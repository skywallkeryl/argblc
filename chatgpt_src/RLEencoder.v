==> flow/design.v <==
module rle_encoder (
    input clk,  
    input rst,  
    input [7:0] data_in,  
    output reg [7:0] data_out,  
    output reg [7:0] count_out,  
    output reg [0:0] is_done  
);
    reg [7:0] last_data;
    reg [7:0] count;
    reg [0:0] is_first;
    always @(posedge clk or negedge rst) begin
        if (!rst) begin
            last_data <= 8'h0;
            count <= 8'h0;
            is_first <= 1'b1;
            data_out <= 8'h0;
            count_out <= 8'h0;
            is_done <= 1'b0;
        end else begin
            if (!is_done) begin
                if (is_first) begin
                    data_out <= data_in;
                    count_out <= 8'h1;
                    is_first <= 1'b0;
                end else begin
                    if (data_in == last_data) begin
                        count <= count + 8'h1;
                    end else begin
                        data_out <= last_data;
                        count_out <= count;
                        last_data <= data_in;
                        count <= 8'h1;
                    end
                    if (count_out == 8'h0) begin
                        data_out <= last_data;
                        count_out <= count;
                        is_done <= 1'b1;
                    end
                end
            end
        end
    end
endmodule
module rle_decoder (
    input clk,  
    input rst,  
    input [7:0] data_in,  
    input [7:0] count_in,  
    output reg [7:0] data_out  
);
    reg [7:0] current_data;
    reg [7:0] current_count;
    reg [7:0] remaining_count;
    reg [0:0] is_done;
    always @(posedge clk or negedge rst) begin
        if (!rst) begin
            current_data <= 8'h0;
            current_count <= 8'h0;
            remaining_count <= 8'h0;
            is_done <= 1'b0;
            data_out <= 8'h0;
        end else begin
            if (!is_done) begin
                if (current_count > 8'h0) begin
                    data_out <= current_data;
                    current_count <= current_count - 8'h1;
                end else begin
                    if (remaining_count > 8'h0) begin
                        current_data <= data_in;
                        current_count <= count_in;
                        remaining_count <= remaining_count - 8'h1;
                    end else begin
                        is_done <= 1'b1;
                    end
                end
            end
        end
    end
endmodule
From RTL to reports: rle_decoder
The steps from the RTL of rle_decoder to its reports follow in flow order.
Line numbers count from 1 in the design file above.
Operators: Yosys type, input widths -> output width; for muxes data width and select width s.
{"block": "inputs", "top_module": "rle_decoder", "clock": "clk", "cell_library": "sky130hd", "pvt_corner": "tt_025C_1v80"}

Word-level counts
Counts by Yosys on the flattened word-level netlist (proc, flatten, opt, wreduce; memories kept). Register bits leave out memories and registers merged into their read ports (data or address). Print and check cells are left out. Cells with the same type and inputs are merged into one.
{"block": "word_totals", "wordCells": 20, "in_bits": 18, "ff_bits": 33}
{"block": "classes", "n_logic": 2, "reduce_and_logical": 4, "n_cmp": 2, "add_sub_neg": 2, "mux": 5}
{"block": "op_table", "operator": "$sub 8x1->8 const B", "count": 2}
{"block": "op_table", "operator": "$gt 8x1->1 const B", "count": 2}
{"block": "op_table", "operator": "$mux 8", "count": 2}
{"block": "op_table", "operator": "$reduce_and 2->1", "count": 2}
{"block": "op_table", "operator": "$reduce_and 3->1", "count": 1}
{"block": "op_table", "operator": "$mux 1", "count": 3}
{"block": "op_table", "operator": "$not 1->1", "count": 2}
{"block": "op_table", "operator": "$reduce_bool 2->1", "count": 1}

Logic depth
Longest topological path by Yosys (ltp), each cell counted once; first at word level (registers and memories cut), then after technology mapping (sequential cells cut; the memories' decode and read muxes count).
{"block": "logic_depth", "depth_word": 4, "ABC_AREA": 0, "mapped_depth": 8}

After synthesis
Source: synth_stat.txt of the flow (Yosys; design flattened, memories mapped). It holds for the ABC_AREA given above (unset counts as 0); a run with the other value may have another netlist.
Totals and module areas in this step are rounded.
{"block": "mapped", "cells": 134, "area_um2": 1600, "sequential_area_um2": 830, "ff_cells": 33, "buf_cells": 7}
{"block": "types", "cell": "sky130_fd_sc_hd__dfrtp_1", "count": 33, "type_area_um2": 825.792}
{"block": "types", "cell": "sky130_fd_sc_hd__mux2_4", "count": 8, "type_area_um2": 120.115}
{"block": "types", "cell": "sky130_fd_sc_hd__mux2_2", "count": 9, "type_area_um2": 101.347}
{"block": "types", "cell": "sky130_fd_sc_hd__xnor2_1", "count": 5, "type_area_um2": 43.792}
{"block": "types", "cell": "sky130_fd_sc_hd__nor2_1", "count": 11, "type_area_um2": 41.29}
{"block": "types", "cell": "sky130_fd_sc_hd__ha_1", "count": 3, "type_area_um2": 37.536}
{"block": "types", "cell": "sky130_fd_sc_hd__o21ai_0", "count": 7, "type_area_um2": 35.034}
{"block": "types", "cell": "sky130_fd_sc_hd__inv_1", "count": 7, "type_area_um2": 26.275}
{"block": "types", "cell": "sky130_fd_sc_hd__o41ai_1", "count": 3, "type_area_um2": 26.275}
{"block": "types", "cell": "sky130_fd_sc_hd__nor3_1", "count": 5, "type_area_um2": 25.024}
{"block": "types", "cell": "sky130_fd_sc_hd__nor4_4", "count": 1, "type_area_um2": 21.27}
{"block": "types", "cell": "sky130_fd_sc_hd__buf_12", "count": 1, "type_area_um2": 20.019}
{"block": "types", "cell": "sky130_fd_sc_hd__or3_1", "count": 3, "type_area_um2": 18.768}
{"block": "types", "cell": "sky130_fd_sc_hd__nand4b_1", "count": 2, "type_area_um2": 17.517}
{"block": "types", "cell": "sky130_fd_sc_hd__xor2_1", "count": 2, "type_area_um2": 17.517}
{"block": "types", "cell": "sky130_fd_sc_hd__a21oi_1", "count": 3, "type_area_um2": 15.014}
{"block": "types", "cell": "sky130_fd_sc_hd__o31ai_1", "count": 2, "type_area_um2": 15.014}
{"block": "types", "cell": "sky130_fd_sc_hd__nand4_1", "count": 2, "type_area_um2": 12.512}
Other cell types: 23; their cells: 27.

Timing after synthesis
OpenSTA on the mapped netlist: ideal clock, no wires. The path of least setup slack (recovery checks aside). Input and output delay are each 20% of the period. Register names are those of the netlist, which keeps one name where synthesis merged equal registers.
{"block": "synth_path", "path_type": "register to register", "start": "register remaining_count[0]", "end": "register current_data[0]", "path_buffers": 2, "t_required_ps": 2295, "driving_pins": 9, "arrival_time_ps": 1995, "launch_ps": 0, "period_ps": 2420, "path_slack_ps": 300, "path_delay_ps": 2120, "synth_period_reached_ps": 2120}
"path_delay_ps" is the arrival time less input delay plus setup time.
"driving_pins": output pins that drive a net of the path, with the launching flip-flop's if there is one; two outputs of one cell count as two.
"synth_period_reached_ps" = period - worst setup slack (recovery checks aside). The figure is calculated, with input and output delays left at 20% of the set period.
Between the ends stands the longest chain of elaborated cells between them, by number of cells; it is not shown to be the way that was timed. Of several equally long chains one is given.
Each line given opens the expression or statement behind the cell; cells for indexed reads and writes are added by Yosys, which also makes memories of some case tables.
{"block": "synth_between", "path_cell_list": "sky130_fd_sc_hd__dfrtp_1 sky130_fd_sc_hd__inv_1 sky130_fd_sc_hd__ha_1 sky130_fd_sc_hd__or4b_1 sky130_fd_sc_hd__or2_0 sky130_fd_sc_hd__clkbuf_2 sky130_fd_sc_hd__and2_4 sky130_fd_sc_hd__buf_12 sky130_fd_sc_hd__mux2_4", "elab_chain_cells": 2, "cells_between": 2, "cone_lines": 1, "cone_classes": "1 x compare; 1 x reduce/logical"}
{"block": "synth_rtl", "item": "start, declared", "line": 54, "text": "reg [7:0] remaining_count;"}
{"block": "synth_rtl", "item": "start, assigned", "line": 60, "text": "remaining_count <= 8'h0;"}
{"block": "synth_rtl", "item": "start, assigned", "line": 72, "text": "remaining_count <= remaining_count - 8'h1;"}
{"block": "synth_rtl", "item": "$gt 8x1->1", "line": 69, "text": "if (remaining_count > 8'h0) begin"}
{"block": "synth_rtl", "item": "$reduce_and 3->1"}
{"block": "synth_rtl", "item": "end, assigned", "line": 58, "text": "current_data <= 8'h0;"}
{"block": "synth_rtl", "item": "end, assigned", "line": 70, "text": "current_data <= data_in;"}
{"block": "synth_rtl", "item": "end, declared", "line": 52, "text": "reg [7:0] current_data;"}

Worst path after layout
From the final timing report of run 1: the path of least setup slack in the routed layout; clock arrival at registers is part of the times.
The path's times are printed in steps of 10 ps; the period is the one set.
{"block": "layout_path", "path_type": "register to register", "start": "register remaining_count[1]", "end": "register current_data[1]", "period_ps": 1780, "path_buffers": 0, "driving_pins": 7, "launch_ps": 280, "path_slack_ps": -210, "arrival_time_ps": 2160, "t_required_ps": 1950}
Between the ends stands the longest chain of elaborated cells between them, by number of cells; it is not shown to be the way that was timed. Of several equally long chains one is given.
{"block": "layout_between", "path_cell_list": "sky130_fd_sc_hd__dfrtp_1 sky130_fd_sc_hd__inv_2 sky130_fd_sc_hd__ha_4 sky130_fd_sc_hd__or4b_4 sky130_fd_sc_hd__or2_4 sky130_fd_sc_hd__and2_4 sky130_fd_sc_hd__mux2_4", "elab_chain_cells": 2, "cells_between": 2, "cone_lines": 1, "cone_classes": "1 x compare; 1 x reduce/logical"}
{"block": "layout_rtl", "item": "start, declared", "line": 54, "text": "reg [7:0] remaining_count;"}
{"block": "layout_rtl", "item": "start, assigned", "line": 60, "text": "remaining_count <= 8'h0;"}
{"block": "layout_rtl", "item": "start, assigned", "line": 72, "text": "remaining_count <= remaining_count - 8'h1;"}
{"block": "layout_rtl", "item": "$gt 8x1->1", "line": 69, "text": "if (remaining_count > 8'h0) begin"}
{"block": "layout_rtl", "item": "$reduce_and 3->1"}
{"block": "layout_rtl", "item": "end, assigned", "line": 58, "text": "current_data <= 8'h0;"}
{"block": "layout_rtl", "item": "end, assigned", "line": 70, "text": "current_data <= data_in;"}
{"block": "layout_rtl", "item": "end, declared", "line": 52, "text": "reg [7:0] current_data;"}

Record of 2 stored runs of the RTL-to-layout flow on rle_decoder, platform sky130hd. The runs are unordered. Constraints: input delay and output delay 20% of the set period each, output load 0.01 pF.
"clock_period_reached_ps" means the clock period less the worst setup slack. The figure is calculated, with input and output delays left at 20% of the set period.
"worst_path_time_ps" = time allowed to the worst setup path (clock period - input delay - output delay, where it has them) - its slack; a late launch clock adds to it, a late capture clock takes from it.
By "power_total_uw" is meant OpenSTA's value without simulated activity: inputs other than the clock are taken to toggle once in ten clock periods, and the tool carries that through the logic.
"worst_path_time_ps" is given in steps of 10 ps.
Results are given in rounded form.

{"run": "run 1", "settings": { "period_ns": 1.78, "CORE_UTILIZATION": 23, "PLACE_DENSITY": 0.62, "CORE_MARGIN": 10, "CELL_PAD_IN_SITES_GLOBAL_PLACEMENT": 3, "GPL_ROUTABILITY_DRIVEN": 0, "CTS_CLUSTER_SIZE": 66, "CAP_MARGIN": 40, "SLEW_MARGIN": 20, "MIN_ROUTING_LAYER": "met1" }, "results": { "yosys_chip_area_um2": 1600, "die_um2": 11000, "finalCellArea_um2": 2500, "final_util_pct": 37, "fin_ws_ps": -210, "total_negative_slack_ps": -3000, "power_total_uw": 1400, "clock_period_reached_ps": 1991, "worst_path_time_ps": 1990, "path_kind": "register to register" }}
{"run": "run 2", "settings": { "period_ns": 3.61, "CORE_UTILIZATION": 70, "PLACE_DENSITY_LB_ADDON": 0.29, "CORE_MARGIN": 8, "TNS_END_PERCENT": 15, "ABC_AREA": 0, "GPL_TIMING_DRIVEN": 1, "MIN_ROUTING_LAYER": "met2", "CAP_MARGIN": 20, "SLEW_MARGIN": 20 }, "results": { "yosys_chip_area_um2": 1600, "die_um2": 4100, "finalCellArea_um2": 1900, "final_util_pct": 87, "fin_ws_ps": 1300, "total_negative_slack_ps": 0, "power_total_uw": 600, "clock_period_reached_ps": 2313, "worst_path_time_ps": 2310, "path_kind": "register to register" }}
